==> flow/design.v <==
module ShiftAndAddMultiplier(
    input wire clk,
    input wire rst_n,
    input wire start,
    input wire [7:0] multiplicand,
    input wire [7:0] multiplier,
    output reg [15:0] product,
    output reg done
);
reg [7:0] mcand;      
reg [7:0] mplier;     
reg [3:0] count;      
reg busy;
always @(posedge clk or negedge rst_n) begin
    if (!rst_n) begin
        product <= 0;
        mcand <= 0;
        mplier <= 0;
        count <= 0;
        busy <= 0;
        done <= 0;
    end else begin
        if (start && !busy) begin
            mcand <= multiplicand;
            mplier <= multiplier;
            product <= 0;
            count <= 0;
            busy <= 1;
            done <= 0;
        end else if (busy) begin
            if (mplier[0] == 1) begin
                product <= product + (mcand << count);
            end
            mplier <= mplier >> 1;
            count <= count + 1;
            if (count == 7) begin
                busy <= 0;
                done <= 1;
            end
        end else begin
            done <= 0; 
        end
    end
end
endmodule
# Tool chain data of ShiftAndAddMultiplier

Tool output for the design above, in the order of the flow.
Line numbers count from 1 in the design file above.
Operators carry their Yosys type and port widths (W data, S select, Z words).
Library cell names are shortened.
The mark n/a stands for no value.

Top: ShiftAndAddMultiplier
Clock input: clk
Cell library: sky130hd
Timing corner: tt_025C_1v80

# Elaborated design

Counts by Yosys on the flattened word-level netlist (proc, flatten, opt, wreduce; memories kept). Register bits leave out memories and registers merged into their read ports (data or address). Print and check cells are left out. Cells with the same type and inputs are merged into one.

Memory cells: 0
Bits in read-only memories: 0
Output and inout bits: 17
Memory bits (writable): 0
Bits of input ports: 19
Latch bits: 0
Word-level cells: 29
Flip-flop bits (word level): 38
Clocked read ports x word width: 0

Shift operators: 1
Mux-type cells: 13
Multiply operators: 0
Order comparisons: 0
Bitwise gates (word level): 0
Equality and inequality tests: 2
Reductions and logical operators: 5
Add/sub/neg operators: 2
Div/mod/pow operators: 0

Operators with widths:

| kind                  | count |
| $mux W16              | 3 |
| $add A16 B16 Y16      | 1 |
| $shl A8 B4 Y16        | 1 |
| $mux W8               | 2 |
| $mux W4               | 2 |
| $mux W1               | 6 |
| $reduce_bool A2 Y1    | 2 |
| $add A4 B1 Y4 const B | 1 |
| $eq A4 B3 Y1 const B  | 1 |
| $ne A3 B1 Y1 const B  | 1 |
| $reduce_and A2 Y1     | 1 |
| $logic_and A1 B1 Y1   | 1 |
| $logic_not A1 Y1      | 1 |

# Depth

Yosys ltp: most cells in a row. Word level: on the elaborated netlist, between registers, memories and ports. Mapped: between sequential cells and ports; inverters and the memories' decode and read muxes count.

Depth after elaboration: 5
ABC_AREA: 0
Gate-level depth with buffers: 15
Depth with buffers taken out: 14

# Synthesis result

The flow's flattened synthesis, as Yosys stat reports it; memories are mapped. The netlist is that of the ABC_AREA named above (0 if unset); the other value can give another one.

Cell types:

| cell type | count | total area (um^2) |
| dfrtp_1   | 38    | 950.912 |
| ha_1      | 16    | 200.192 |
| mux2i_1   | 15    | 150.144 |
| nand2_1   | 38    | 142.637 |
| o21ai_0   | 28    | 140.134 |
| mux2_2    | 12    | 135.13 |
| a21oi_1   | 17    | 85.082 |
| xnor2_1   | 7     | 61.309 |
| xor2_1    | 7     | 61.309 |
| nor2_1    | 13    | 48.797 |
| nor2b_1   | 7     | 43.792 |
| a22o_1    | 4     | 35.034 |
| clkbuf_1  | 9     | 33.782 |
| a21o_1    | 4     | 30.029 |
| mux2_4    | 2     | 30.029 |
| o21ai_1   | 6     | 30.029 |
| nand2b_1  | 4     | 25.024 |
| a211oi_1  | 3     | 22.522 |

Not listed: further types 26, cells in them 44.

Area of sequential cells: 950.9 um^2
Mapped cells: 274
Buffers: 13
Cell area after synthesis: 2538.7 um^2
Flip-flops: 38

# Timing after synthesis

Path of least setup slack by OpenSTA after synthesis, without wires, with an ideal clock, recovery checks aside; 20% of the period is set as input and as output delay. Where synthesis merged equal registers, the netlist keeps one of their names.

Path kind: register to register
Start point: register count[3]
End point: register (no name shown)
Clock period: 3650 ps
Time at the first pin: 0 ps
Library setup time: 80 ps
Stages: 12
Buffers on the path: 1
Slack: 799 ps
Delay of the path: 2851 ps
Required time: 3570 ps
Arrival time: 2771 ps
Period reached after synthesis: 2851 ps

"delay of the path" is the arrival time less input delay plus setup time.
"stages" counts driving pins, that of a launching flip-flop among them; a cell with two outputs on the path counts twice.
"period reached after synthesis" is the clock period less the worst setup slack; recovery checks do not enter. This is arithmetic on one report: input and output delays are still those of the set period (20% each).
The rows between start and end are the longest chain of elaborated cells between them; the timing report does not say that the signal goes this way. Where chains are equally long, one stands for them.
A line is the first line of the expression or statement that the cell stems from. Yosys adds cells for indexed reads and writes and turns some case tables into memories.
At most two assigning lines are given for a register; there are more.

Path through: dfrtp_1 -> clkbuf_1 -> or4_1 -> inv_1 -> ha_1 -> a211oi_1 -> o21ai_1 -> o2111ai_1 -> a21oi_1 -> or3_1 -> and2_4 -> o211ai_2
Cells in the longest elaborated chain: 5
Elaborated cells on any way between the ends: 5
Source lines of those cells: 4
Those cells by class: add/sub (1); shift (1); mux (3)

RTL lines, path after synthesis:

| element            | line | source |
| start: declaration | 12   | `reg [3:0] count;` |
| start: assignment  | 19   | `count <= 0;` |
| start: assignment  | 35   | `count <= count + 1;` |
| $shl A8 B4 Y16     | 32   |  |
| $add A16 B16 Y16   | 32   |  |
| $mux W16           | 31   | `if (mplier[0] == 1) begin` |
| $mux W16           | 30   | `end else if (busy) begin` |
| $mux W16           | 23   | `if (start && !busy) begin` |
| end: assignment    | 26   |  |
| end: assignment    | 32   |  |
| end: declaration   | 7    |  |

# Worst path after layout

From the final timing report of flow run A: the path of least setup slack in the routed layout; clock arrival at registers is part of the times.
The report prints the path's times to 10 ps; the period is as set.

Path kind: register to register
Start point: register count[2]
End point: register (no name shown)
Stages: 12
Time at the first pin: 300 ps
Arrival time: 3590 ps
Buffers on the path: 0
Required time: 3390 ps
Clock period: 3230 ps
Slack: -200 ps
Library setup time: 150 ps

The rows between start and end are the longest chain of elaborated cells between them; the timing report does not say that the signal goes this way. Where chains are equally long, one stands for them.
At most two assigning lines are given for a register; there are more.

Path through: dfrtp_1 -> clkinvlp_4 -> nor2_1 -> inv_1 -> o22ai_1 -> ha_1 -> a21o_1 -> a21oi_1 -> nor2b_1 -> a211oi_2 -> xor2_1 -> o21ai_2
Cells in the longest elaborated chain: 5
Elaborated cells on any way between the ends: 5
Source lines of those cells: 4
Those cells by class: add/sub (1); shift (1); mux (3)

RTL lines, path after layout:

| element            | line | source |
| start: declaration | 12   | `reg [3:0] count;` |
| start: assignment  | 19   | `count <= 0;` |
| start: assignment  | 35   | `count <= count + 1;` |
| $shl A8 B4 Y16     | 32   |  |
| $add A16 B16 Y16   | 32   |  |
| $mux W16           | 31   | `if (mplier[0] == 1) begin` |
| $mux W16           | 30   | `end else if (busy) begin` |
| $mux W16           | 23   | `if (start && !busy) begin` |
| end: assignment    | 26   |  |
| end: assignment    | 32   |  |
| end: declaration   | 7    |  |

Ticket comment

Top module ShiftAndAddMultiplier; platform sky130hd; tools Yosys and OpenROAD; 2 stored runs in no particular order. Input and output delays are each 20% of the period that was set; the output load is 0.01 pF.
By "achieved period" is meant the clock period of the run minus its worst setup slack. This is arithmetic on one report: input and output delays are still those of the set period (20% each).
"critical path time" = time allowed to the worst setup path (clock period - input delay - output delay, where it has them) - its slack; a late launch clock adds to it, a late capture clock takes from it.
"total power after layout": no workload was simulated; the value follows from the tool's default switching activity.
"critical path time" is known to 10 ps.
A setting shown as - is not set for that run.

| name                                | flow run A           | flow run B           |
| period_ns                           | 3.23                 | 2.35                 |
| CORE_UTILIZATION                    | 64                   | 22                   |
| SETUP_SLACK_MARGIN                  | 0.88                 | 0.22                 |
| PLACE_DENSITY_LB_ADDON              | 0.15                 | 0.16                 |
| GPL_TIMING_DRIVEN                   | 0                    | 0                    |
| GPL_ROUTABILITY_DRIVEN              | 1                    | 1                    |
| CTS_CLUSTER_DIAMETER                | 269                  | -                    |
| CAP_MARGIN                          | 15                   | 20                   |
| SLEW_MARGIN                         | 10                   | 15                   |
| MAX_ROUTING_LAYER                   | met5                 | met4                 |
| CORE_MARGIN                         | 2                    | 2                    |
| CORE_ASPECT_RATIO                   | -                    | 1.41                 |
| CELL_PAD_IN_SITES_DETAIL_PLACEMENT  | -                    | 0                    |
| ABC_AREA                            | -                    | 0                    |
| CTS_CLUSTER_SIZE                    | -                    | 69                   |
| MIN_ROUTING_LAYER                   | -                    | met2                 |
| synthesized cell area (um^2)        | 2538.7               | 2538.7               |
| die size (um^2)                     | 4486.3               | 12427.3              |
| final design utilization (%)        | 95.3                 | 34.5                 |
| worst setup slack after layout (ps) | -202                 | -602                 |
| total power after layout (µW)       | 4902                 | 6580                 |
| achieved period (ps)                | 3432                 | 2952                 |
| critical path time (ps)             | 3430                 | 2950                 |
| worst setup path kind               | register to register | register to register |
