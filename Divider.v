==> flow/design.v <==
module RestoringDivider16 (
    input wire clk,
    input wire reset,
    input wire start,
    input wire [15:0] numerator,
    input wire [15:0] denominator,
    output reg [15:0] quotient,
    output reg done
);
    reg [4:0] bit_index;
    reg [31:0] remainder_reg;
    reg [15:0] denominator_abs;
    reg [15:0] quotient_next;
    reg sign_numerator, sign_denominator;
    reg in_progress;
    always @(posedge clk or posedge reset) begin
        if (reset) begin
            quotient <= 0;
            remainder_reg <= 0;
            quotient_next <= 0;
            denominator_abs <= 0;
            bit_index <= 0;
            done <= 0;
            in_progress <= 0;
        end else begin
            if (start && !in_progress) begin
                in_progress <= 1;
                done <= 0;
                bit_index <= 0;
                sign_numerator <= numerator[15];
                sign_denominator <= denominator[15];
                remainder_reg <= {16'b0, numerator[15] ? (~numerator + 1) : numerator};
                denominator_abs <= denominator[15] ? (~denominator + 1) : denominator;
                quotient_next <= 0;
            end else if (in_progress) begin
                if (bit_index < 16) begin
                    remainder_reg = {remainder_reg[30:0], 1'b0};  
                    remainder_reg[15:0] = remainder_reg[15:0] - denominator_abs;
                    if (remainder_reg[15]) begin
                        remainder_reg[15:0] = remainder_reg[15:0] + denominator_abs;  
                        quotient_next = quotient_next << 1;
                    end else begin
                        quotient_next = (quotient_next << 1) | 1'b1;
                    end
                    bit_index = bit_index + 1;
                end else begin
                    if (sign_numerator ^ sign_denominator)
                        quotient <= ~quotient_next + 1;
                    else
                        quotient <= quotient_next;
                    done <= 1;
                    in_progress <= 0;
                end
            end else begin
                done <= 0;
            end
        end
    end
endmodule
Reports on RestoringDivider16
What the tools print for RestoringDivider16, step after step.
Line numbers count from 1 in the design file above.
Operators: Yosys type, input widths -> output width; for muxes data width and select width s.
Library cell names are shortened.
{ "design": {"design": "RestoringDivider16", "clock_port": "clk", "cell_library": "sky130hd", "lib_corner": "tt_025C_1v80"} }

Elaborated design
Yosys after proc, flatten, opt, wreduce and memory -nomap, before mapping. Memory bits, and registers merged into a memory's read port (data or address), are not among the register bits. Print and check cells are not counted. Equal cells are merged and count once.
{ "bits": {"ff_bits": 73, "latch_bits": 0, "ramBits": 0, "mem_bits_ro": 0, "clocked_rd_ports_x_width": 0, "memories": 0, "input_bits": 35, "output_inout_bits": 17, "wordCells": 51} }
{ "classes": {"n_addsub": 6, "n_mul": 0, "div_mod_pow": 0, "compare": 1, "equal": 1, "shift": 0, "mux": 20, "logic": 7, "n_reduce_logical": 7} }
{ "ops": {"columns": ["cell", "count"], "rows": [
  ["$mux 16", 10],
  ["$add 16x1->16 const B", 3],
  ["$not 16->16", 3],
  ["$add 16x16->16", 1],
  ["$sub 16x16->16", 1],
  ["$mux 5", 3],
  ["$mux 1", 7],
  ["$add 5x1->5 const B", 1],
  ["$lt 5x5->1 const B", 1],
  ["$reduce_and 2->1", 2],
  ["$reduce_bool 2->1", 2],
  ["$not 1->1", 3],
  ["$ne 3x3->1 const B", 1],
  ["$reduce_and 3->1", 1],
  ["$xor 1x1->1", 1],
  ["$logic_and 1x1->1", 1],
  ["$logic_not 1->1", 1]
]} }

Longest topological paths
Depth = most cells in a row (Yosys ltp): at word level without a register or memory, in the mapped netlist without a sequential cell, where the memories' decode and read muxes count.
{ "logic_depth": {"depth_word": 6, "ABC_AREA": 0, "ltp_mapped": 18, "ltp_nobuf": 18} }

After synthesis
Source: synth_stat.txt of the flow (Yosys; design flattened, memories mapped). It holds for the ABC_AREA given above (unset counts as 0); a run with the other value may have another netlist.
{ "by_type": {"columns": ["type", "count", "area_total_um2"], "rows": [
  ["dfrtp_1", 70, 1751.68],
  ["ha_1", 33, 412.896],
  ["xnor2_1", 32, 280.269],
  ["xor2_1", 31, 271.51],
  ["a21oi_1", 44, 220.211],
  ["nand2_1", 57, 213.955],
  ["nor2_1", 56, 210.202],
  ["o21ai_0", 26, 130.125],
  ["o21ai_1", 25, 125.12],
  ["inv_1", 31, 116.362],
  ["a22o_1", 11, 96.342],
  ["o22ai_1", 12, 75.072],
  ["nor3_1", 14, 70.067],
  ["clkbuf_1", 18, 67.565],
  ["o31ai_1", 9, 67.565],
  ["a211oi_1", 8, 60.058],
  ["edfxtp_1", 2, 60.058],
  ["mux2i_1", 6, 60.058]
]} }
Not listed: further types 50, cells in them 106.
{ "mapped": {"stdcells": 591, "synth_area_mm2": 0.0051675, "seq_area_mm2": 0.0018117, "ffs": 72, "buf_cells": 22} }

Timing after synthesis
Path of least setup slack by OpenSTA after synthesis, without wires, with an ideal clock, recovery checks aside; 20% of the period is set as input and as output delay. Where synthesis merged equal registers, the netlist keeps one of their names.
{ "synth_path": {"path_kind": "register to register", "from": "register denominator_abs[1]", "to": "register remainder_reg[14]", "period_ns": 4.29, "setup_time_ns": 0.130, "launch_ns": 0.000, "t_arrival_ns": 3.457, "t_required_ns": 4.160, "slack_ns": 0.703, "path_delay_ns": 3.587, "path_stages": 19, "n_path_buf": 0, "period_less_setup_slack_ns": 3.587} }
"path_delay_ns" is the arrival time less input delay plus setup time.
"path_stages": output pins that drive a net of the path, with the launching flip-flop's if there is one; two outputs of one cell count as two.
"period_less_setup_slack_ns" = period - worst setup slack (recovery checks aside). The figure is calculated, with input and output delays left at 20% of the set period.
The rows between start and end are the longest chain of elaborated cells between them; the timing report does not say that the signal goes this way. Where chains are equally long, one stands for them.
Each line given opens the expression or statement behind the cell; cells for indexed reads and writes are added by Yosys, which also makes memories of some case tables.
A register here has more assigning lines than the two given.
{ "synth_between": {"path_cell_list": "dfrtp_1 inv_1 ha_1 nor2b_2 o31a_1 nor4_1 nor3_1 nor2_1 o21ai_1 xor2_1 ha_1 a21oi_1 nor2b_1 a22o_1 o31ai_2 mux2_4 o21ai_2 xnor2_1 o21ai_2", "elab_chain_len": 6, "cone_cells": 6, "lines_between": 6, "cone_classes": "2 x add/sub; 4 x mux"} }
{ "synth_rtl": {"columns": ["element", "line_no", "source"], "rows": [
  ["start: declaration", 12, "reg [15:0] denominator_abs;"],
  ["start: assignment", 21, "denominator_abs <= 0;"],
  ["start: assignment", 33, "denominator_abs <= denominator[15] ? (~denominator + 1) : denominator;"],
  ["$sub 16x16->16", 38, "remainder_reg[15:0] = remainder_reg[15:0] - denominator_abs;"],
  ["$add 16x16->16", 40, "remainder_reg[15:0] = remainder_reg[15:0] + denominator_abs;"],
  ["$mux 16", 39, "if (remainder_reg[15]) begin"],
  ["$mux 16", 36, "if (bit_index < 16) begin"],
  ["$mux 16", 35, "end else if (in_progress) begin"],
  ["$mux 16", 26, "if (start && !in_progress) begin"],
  ["end: assignment", 32, "remainder_reg <= {16'b0, numerator[15] ? (~numerator + 1) : numerator};"],
  ["end: assignment", 37, "remainder_reg = {remainder_reg[30:0], 1'b0};"]
]} }

Worst path after layout
From the final timing report of entry A: the path of least setup slack in the routed layout; clock arrival at registers is part of the times.
{ "layout_path": {"path_kind": "register to register", "from": "register remainder_reg[0]", "to": "register remainder_reg[14]", "period_ns": 2.29, "setup_time_ns": 0.12, "launch_ns": 0.37, "t_arrival_ns": 4.01, "t_required_ns": 2.54, "slack_ns": -1.47, "path_stages": 18, "n_path_buf": 0} }
The rows between start and end are the longest chain of elaborated cells between them; the timing report does not say that the signal goes this way. Where chains are equally long, one stands for them.
A register here has more assigning lines than the two given.
{ "layout_between": {"path_cell_list": "dfrtp_1 ha_4 nor2b_4 o31a_1 nor4_2 nor3_1 nor2_1 o21ai_1 xor2_1 ha_1 a21oi_2 nor2b_1 a22o_1 o31ai_4 mux2_4 o21ai_2 xnor2_1 o21ai_2", "elab_chain_len": 6, "cone_cells": 6, "lines_between": 6, "cone_classes": "2 x add/sub; 4 x mux"} }
{ "layout_rtl": {"columns": ["element", "line_no", "source"], "rows": [
  ["start: assignment", 32, "remainder_reg <= {16'b0, numerator[15] ? (~numerator + 1) : numerator};"],
  ["start: assignment", 37, "remainder_reg = {remainder_reg[30:0], 1'b0};"],
  ["$sub 16x16->16", 38, "remainder_reg[15:0] = remainder_reg[15:0] - denominator_abs;"],
  ["$add 16x16->16", 40, "remainder_reg[15:0] = remainder_reg[15:0] + denominator_abs;"],
  ["$mux 16", 39, "if (remainder_reg[15]) begin"],
  ["$mux 16", 36, "if (bit_index < 16) begin"],
  ["$mux 16", 35, "end else if (in_progress) begin"],
  ["$mux 16", 26, "if (start && !in_progress) begin"],
  ["end: assignment", 32, null],
  ["end: assignment", 37, null]
]} }

FLOW RESULTS
============

Top module RestoringDivider16; platform sky130hd; tools Yosys and OpenROAD; 2 stored runs in no particular order. Input and output delays are each 20% of the period that was set; the output load is 0.01 pF.
"critical_path_time_ns": the worst setup path's part of the clock period (all of it between registers, 20% less for each end at a port) less its slack. A launch clock that arrives late makes it longer, a capture clock that arrives late makes it shorter.

Entry A
==> flow/run.sh <==
#!/bin/bash
# the make line also repeats the synthesis and layout settings of config.mk as NAME=value (left out here)
make -C /OpenROAD-flow-scripts/flow DESIGN_CONFIG=/design/flow/config.mk WORK_HOME=/design/flow/orfs CLKGATE_MAP_FILE= finish
==> flow/config.mk <==
export PLATFORM = sky130hd
export DESIGN_NAME = RestoringDivider16
export DESIGN_NICKNAME = RestoringDivider16
export VERILOG_FILES = /design/flow/design.v
export SDC_FILE = /design/flow/constraint.sdc
export NUM_CORES = 4
export LEC_CHECK = 0
export CAP_MARGIN = 35
export CELL_PAD_IN_SITES_DETAIL_PLACEMENT = 0
export CORE_MARGIN = 2
export CORE_UTILIZATION = 52
export CTS_CLUSTER_DIAMETER = 334
export PLACE_DENSITY_LB_ADDON = 0.2
export SLEW_MARGIN = 25
==> flow/constraint.sdc <==
create_clock -name core_clock -period 2.29 [get_ports {clk}]
set_input_delay 0.4580 -clock core_clock [delete_from_list [all_inputs] [get_ports {clk}]]
set_output_delay 0.4580 -clock core_clock [all_outputs]
set_load 0.01 [all_outputs]

==> results of entry A, as JSON <==
{
  "synth_chip_area_mm2": 0.0051675,
  "total_negative_slack_ns": -14.059,
  "die_footprint_mm2": 0.0107506,
  "final_setup_ws_ns": -1.470,
  "critical_path_time_ns": 3.76,
  "worst_path_kind": "register to register",
  "finalUtil_frac": 0.781
}

Entry B
==> flow/run.sh <==
#!/bin/bash
# the make line also repeats the synthesis and layout settings of config.mk as NAME=value (left out here)
make -C /OpenROAD-flow-scripts/flow DESIGN_CONFIG=/design/flow/config.mk WORK_HOME=/design/flow/orfs CLKGATE_MAP_FILE= finish
==> flow/config.mk <==
export PLATFORM = sky130hd
export DESIGN_NAME = RestoringDivider16
export DESIGN_NICKNAME = RestoringDivider16
export VERILOG_FILES = /design/flow/design.v
export SDC_FILE = /design/flow/constraint.sdc
export NUM_CORES = 4
export LEC_CHECK = 0
export CAP_MARGIN = 20
export CORE_MARGIN = 2
export CORE_UTILIZATION = 40
export SETUP_SLACK_MARGIN = 0.48
export SLEW_MARGIN = 20
==> flow/constraint.sdc <==
create_clock -name core_clock -period 3.98 [get_ports {clk}]
set_input_delay 0.7960 -clock core_clock [delete_from_list [all_inputs] [get_ports {clk}]]
set_output_delay 0.7960 -clock core_clock [all_outputs]
set_load 0.01 [all_outputs]

==> results of entry B, as JSON <==
{
  "final_setup_ws_ns": 0.337,
  "die_footprint_mm2": 0.0138439,
  "total_negative_slack_ns": 0.000,
  "finalUtil_frac": 0.52,
  "synth_chip_area_mm2": 0.0051675,
  "critical_path_time_ns": 3.64,
  "worst_path_kind": "register to register"
}
